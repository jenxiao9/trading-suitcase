==> flow/design.v <==
`timescale 1ns / 1ps
module MEMTOUART(
    input logic clock, reset, ROUND_DONE,
    input logic UART_DONE,
    input logic [191:0] dataFromMEM,
    output logic UART_START,
    output logic [7:0] dataToUART,
    output logic [10:0] addrtoMEM,
    output logic memSel,
    output logic DONE_TRANSMITTING
    );
    logic [5:0] writePos;
    logic clearWritePos, incWritePos, clearAddrACount, incAddrACount;
    VarCount #(.WIDTH(6), .INC_AMT(1)) posCounter (clock ,reset, incWritePos, clearWritePos, writePos);
    VarCount #(.WIDTH(11), .INC_AMT(1)) addrCounter (clock, reset, incAddrACount, clearAddrACount, addrtoMEM);
    enum logic [2:0] {INIT,WRITING, HOLD, HOLD1,HOLD2} currentState, nextState;
    logic [191:0] fullPackReg;
    logic shiftFullPack; 
    logic readReg;
    assign dataToUART=fullPackReg[7:0];
    always_ff @(posedge clock, posedge reset) begin
        if (reset) begin
            currentState <= INIT;
            fullPackReg  <= 192'd0;
        end
        else begin
            currentState <= nextState;
            if (shiftFullPack)
                fullPackReg<={8'd0, fullPackReg[191:8]};
            else if (readReg)
                fullPackReg<=dataFromMEM;
        end
    end
    always_comb begin
        incWritePos=1'b0;
        incAddrACount=1'b0;
        clearWritePos=1'b0;
        clearAddrACount=1'b0;
        shiftFullPack=1'b0;
        memSel=1'b0;
        readReg=1'b0;
        UART_START=1'b0;
        DONE_TRANSMITTING=0;
        unique case(currentState)
            INIT: begin
                clearWritePos=1'b1;
                clearAddrACount=1'b1;
                nextState=INIT;
                if (ROUND_DONE) begin
                    nextState=HOLD;
                    memSel=1'b1;
                end
            end
            HOLD: begin
                memSel=1'b1;
                nextState=HOLD1;
            end
            HOLD1: begin
                memSel=1'b1;
                nextState=HOLD2;
                readReg=1'b1;
            end
            HOLD2: begin
                memSel=1'b1;
                UART_START=1'b1;
                nextState=WRITING;
                shiftFullPack=1'b1;
                incAddrACount=1'b1;
            end
            WRITING: begin
                nextState=WRITING;
                memSel=1'b1;
                if (UART_DONE) begin
                    incWritePos=1'b1;
                    shiftFullPack=1'b1;
                    UART_START=1'b1;
                    if (writePos==6'd23) begin
                        clearWritePos=1'b1;
                        nextState=HOLD;
                        if (addrtoMEM>=11'd1000) begin
                            nextState=INIT;
                            DONE_TRANSMITTING=1;
                            clearAddrACount=1'b1;
                            clearWritePos=1'b1;
                        end
                    end
                end
            end
        endcase
    end
endmodule
module VarCount #(parameter WIDTH=10, parameter DEFAULT_VAL=0, parameter INC_AMT=1)(
   input  logic clock,
   input  logic reset,
   input  logic clock_en, clear,
   output logic [WIDTH-1:0] count);
   always_ff @(posedge clock or posedge reset) begin : proc_count
      if(reset) begin
         count <= DEFAULT_VAL;
      end 
      else begin
         if(clear) begin
            count <= {WIDTH{1'b0}};
         end
         else if(clock_en) begin
            count <= count + INC_AMT;
         end
      end
   end
endmodule: VarCount
---- Reports on MEMTOUART ----
Tool output for the design above, in the order of the flow.
Line numbers count from 1 in the design file above.
Operators: Yosys type, input widths -> output width; for muxes data width and select width s.
Cell names lack the library's common part.
Not given: n/a
set-up
  top ..................................... MEMTOUART
  clock ................................... clock
  standard-cell library ................... sky130hd
  corner .................................. tt_025C_1v80

---- After elaboration ----
Yosys after proc, flatten, opt, wreduce and memory -nomap, before mapping. Memory bits, and registers merged into a memory's read port (data or address), are not among the register bits. Print and check cells are not counted. Equal cells are merged and count once.
word-level totals
  memories ................................ 0
  memory bits (writable) .................. 0
  register bits after elaboration ......... 212
  bits in read-only memories .............. 0
  output and inout bits ................... 22
  latch bits .............................. 0
  bits of input ports ..................... 196
  clocked read ports x word width ......... 0
  cells after elaboration ................. 48
operators by class
  reduce/logical cells .................... 10
  bitwise operators ....................... 0
  add/sub/neg operators ................... 2
  multiply operators ...................... 0
  div/mod/pow operators ................... 0
  shifts and indexed selects .............. 0
  $lt $le $gt $ge ......................... 1
  eq/ne operators ......................... 5
  multiplexer cells ....................... 26
operators by type and width
  cell                   count
  $mux 192               2
  $mux 11                2
  $reduce_or 4->1        4
  $pmux 3 s5             1
  $mux 6                 2
  $add 11x1->11 const B  1
  $ge 11x10->1 const B   1
  $pmux 1 s2             5
  $pmux 1 s3             3
  $mux 2                 4
  $mux 1                 7
  $reduce_bool 2->1      3
  $eq 3x2->1 const B     2
  $reduce_or 3->1        2
  $add 6x1->6 const B    1
  $eq 6x5->1 const B     1
  $eq 3x1->1 const B     1
  $eq 3x3->1 const B     1
  $logic_not 3->1        1

---- Longest topological paths ----
Yosys ltp: most cells in a row. Word level: on the elaborated netlist, between registers, memories and ports. Mapped: between sequential cells and ports; inverters and the memories' decode and read muxes count.
logic depth
  depth after elaboration ................. 6
  ABC_AREA ................................ 0
  depth in mapped cells ................... 7
  gate-level depth less buffers ........... 5

---- After synthesis ----
Source: synth_stat.txt of the flow (Yosys; design flattened, memories mapped). It holds for the ABC_AREA given above (unset counts as 0); a run with the other value may have another netlist.
The area totals of this step are shown rounded.
cell types
  type      count  area in all (um^2)
  dfrtp_1   213    5.33E+03
  nand2_1   393    1.48E+03
  a31oi_1   185    1157.36
  nor2_1    198    743.213
  clkbuf_1  39     146.39
  buf_2     23     115.11
  buf_1     22     82.579
  xor2_1    7      61.309
  buf_4     8      60.058
  xnor2_1   6      52.55
  a21oi_1   10     50.048
  ha_1      3      37.536
  nand4_1   6      37.536
  dfstp_2   1      26.275
  inv_1     6      22.522
  o21ba_2   2      20.019
  nor3_1    3      15.014
  o21ai_0   3      15.014
Other cell types: 20; their cells: 24.
mapped netlist
  mapped area ............................. 9640 um^2
  buffers ................................. 93
  standard cells after synthesis .......... 1152
  sequential area ......................... 5360 um^2
  mapped flip-flops ....................... 214
The figures by module come from a second, unflattened synthesis with its own total; it is not the netlist above.
second synthesis, totals
  cells (unflattened synthesis) ........... 1154
  area total of the unflattened synthesis .. 9730 um^2
Each row is one instance without its submodules.
by module
  module     instances  area (um^2)  cells  sequential area (um^2)
  MEMTOUART  1          8900         1071   4930
  VarCount   1          557          56     275
  VarCount   1          278          27     150

---- Timing after synthesis ----
Path of least setup slack by OpenSTA after synthesis, without wires, with an ideal clock, recovery checks aside; 20% of the period is set as input and as output delay. Where synthesis merged equal registers, the netlist keeps one of their names.
path after synthesis
  path type ............................... input-to-output
  start point ............................. in UART_DONE
  end point ............................... out UART_START
  time at the first pin ................... 0.782 ns
  external output delay ................... 0.782 ns
  input delay ............................. 0.782 ns
  path slack .............................. 1.510 ns
  arrival time ............................ 1.618 ns
  delay of the path ....................... 0.836 ns
  path buffers ............................ 2
  period .................................. 3.91 ns
  stages .................................. 5
  required time ........................... 3.128 ns
  synthesis period reached ................ 2.4 ns
"delay of the path" is the arrival time less input delay plus setup time.
A path that ends at an output port has no setup time.
"stages": output pins that drive a net of the path, with the launching flip-flop's if there is one; two outputs of one cell count as two.
"synthesis period reached" = period - worst setup slack (recovery checks aside). The figure is calculated, with input and output delays left at 20% of the set period.
The rows between start and end are the longest chain of elaborated cells between them; the timing report does not say that the signal goes this way. Where chains are equally long, one stands for them.
Each line given opens the expression or statement behind the cell; cells for indexed reads and writes are added by Yosys, which also makes memories of some case tables.
on the way, after synthesis
  path through ............................ and2_1 > buf_2 > nor2_4 > buf_2 > clkinv_1
  length of the longest elaborated chain .. 2
  elaborated cells on any way between the ends .. 2
  RTL lines with such cells ............... 2
  classes of those cells .................. mux: 2
RTL lines, path after synthesis
  item             RTL line  source
  start, declared  4         input logic UART_DONE,
  $mux 1           73        if (UART_DONE) begin
  $pmux 1 s3       44        unique case(currentState)
  end, declared    6         output logic UART_START,

---- Timing after layout ----
Path of least setup slack in the final report of flow run 1 (OpenROAD, finished layout, wires in). Where an end is a register, its clock arrival counts in the times.
path after layout
  path type ............................... reg-to-output
  start point ............................. reg currentState
  end point ............................... out memSel
  external output delay ................... 0.52 ns
  path slack .............................. 0.25 ns
  stages .................................. 4
  period .................................. 2.6 ns
  arrival time ............................ 1.83 ns
  required time ........................... 2.08 ns
  path buffers ............................ 1
  time at the first pin ................... 0.54 ns
Where an end lacks its bit number, it is one bit of the signal, or one of the new flip-flops if synthesis recoded a state register.
on the way, after layout
  path through ............................ dfrtp_1 > or4_4 > or2_4 > buf_6
RTL lines, path after layout
  item             RTL line  source
  start, declared  16        enum logic [2:0] {INIT,WRITING, HOLD, HOLD1,HOLD2} currentState, nextState;
  start, assigned  23        currentState <= INIT;
  start, assigned  27        currentState <= nextState;
  end, declared    9         output logic memSel,
No chain of elaborated cells between the ends is given.

# Flow runs of MEMTOUART

Settings and measured results of 2 stored flow runs for module MEMTOUART (sky130hd), not sorted in any way. The constraints put input and output delay at 20% of the set period each and load the outputs with 0.01 pF.
"clock period achieved": clock period set for the run, less the worst setup slack. It is reckoned from that one timing run; input and output delays stay at 20% of the period that was set.
"time of the worst setup path" = time allowed to the worst setup path (clock period - input delay - output delay, where it has them) - its slack; a late launch clock adds to it, a late capture clock takes from it.
Results are given in rounded form.

======== flow run 1 ========
==> flow/run.sh <==
#!/bin/bash
# the make line also repeats the synthesis and layout settings of config.mk as NAME=value (left out here)
make -C /OpenROAD-flow-scripts/flow DESIGN_CONFIG=/design/flow/config.mk WORK_HOME=/design/flow/orfs CLKGATE_MAP_FILE= finish
==> flow/config.mk <==
export PLATFORM = sky130hd
export DESIGN_NAME = MEMTOUART
export DESIGN_NICKNAME = MEMTOUART
export VERILOG_FILES = /design/flow/design.v
export SDC_FILE = /design/flow/constraint.sdc
export NUM_CORES = 4
export LEC_CHECK = 0
export ABC_AREA = 0
export CAP_MARGIN = 20
export CELL_PAD_IN_SITES_GLOBAL_PLACEMENT = 3
export CORE_ASPECT_RATIO = 0.68
export CORE_MARGIN = 2
export CORE_UTILIZATION = 33
export CTS_CLUSTER_DIAMETER = 27
export MAX_ROUTING_LAYER = met5
export SETUP_SLACK_MARGIN = 0.66
export SLEW_MARGIN = 20
==> flow/constraint.sdc <==
create_clock -name core_clock -period 2.6 [get_ports {clock}]
set_input_delay 0.5200 -clock core_clock [delete_from_list [all_inputs] [get_ports {clock}]]
set_output_delay 0.5200 -clock core_clock [all_outputs]
set_load 0.01 [all_outputs]

-------- measured, flow run 1 --------
  setup slack of the worst path ........... 0.251 ns
  full die area ........................... 30600 um^2
  time of the worst setup path ............ 1.83 ns
  critical path kind ...................... reg-to-output
  post-route utilization .................. 0.508
  clock period achieved ................... 2.349 ns
  total negative setup slack .............. 0.000 ns
  chip area after synthesis (Yosys) ....... 9640 um^2

======== flow run 2 ========
==> flow/run.sh <==
#!/bin/bash
# the make line also repeats the synthesis and layout settings of config.mk as NAME=value (left out here)
make -C /OpenROAD-flow-scripts/flow DESIGN_CONFIG=/design/flow/config.mk WORK_HOME=/design/flow/orfs CLKGATE_MAP_FILE= finish
==> flow/config.mk <==
export PLATFORM = sky130hd
export DESIGN_NAME = MEMTOUART
export DESIGN_NICKNAME = MEMTOUART
export VERILOG_FILES = /design/flow/design.v
export SDC_FILE = /design/flow/constraint.sdc
export NUM_CORES = 4
export LEC_CHECK = 0
export CAP_MARGIN = 20
export CELL_PAD_IN_SITES_GLOBAL_PLACEMENT = 3
export CORE_ASPECT_RATIO = 0.67
export CORE_MARGIN = 5
export CORE_UTILIZATION = 18
export GPL_ROUTABILITY_DRIVEN = 1
export HOLD_SLACK_MARGIN = 0.26
export PLACE_DENSITY_LB_ADDON = 0.18
export SETUP_SLACK_MARGIN = -0.03
export SLEW_MARGIN = 20
==> flow/constraint.sdc <==
create_clock -name core_clock -period 1.17 [get_ports {clock}]
set_input_delay 0.2340 -clock core_clock [delete_from_list [all_inputs] [get_ports {clock}]]
set_output_delay 0.2340 -clock core_clock [all_outputs]
set_load 0.01 [all_outputs]

-------- measured, flow run 2 --------
  setup slack of the worst path ........... -0.922 ns
  full die area ........................... 58400 um^2
  time of the worst setup path ............ 1.86 ns
  critical path kind ...................... reg-to-output
  post-route utilization .................. 0.401
  clock period achieved ................... 2.092 ns
  total negative setup slack .............. -138 ns
  chip area after synthesis (Yosys) ....... 9640 um^2
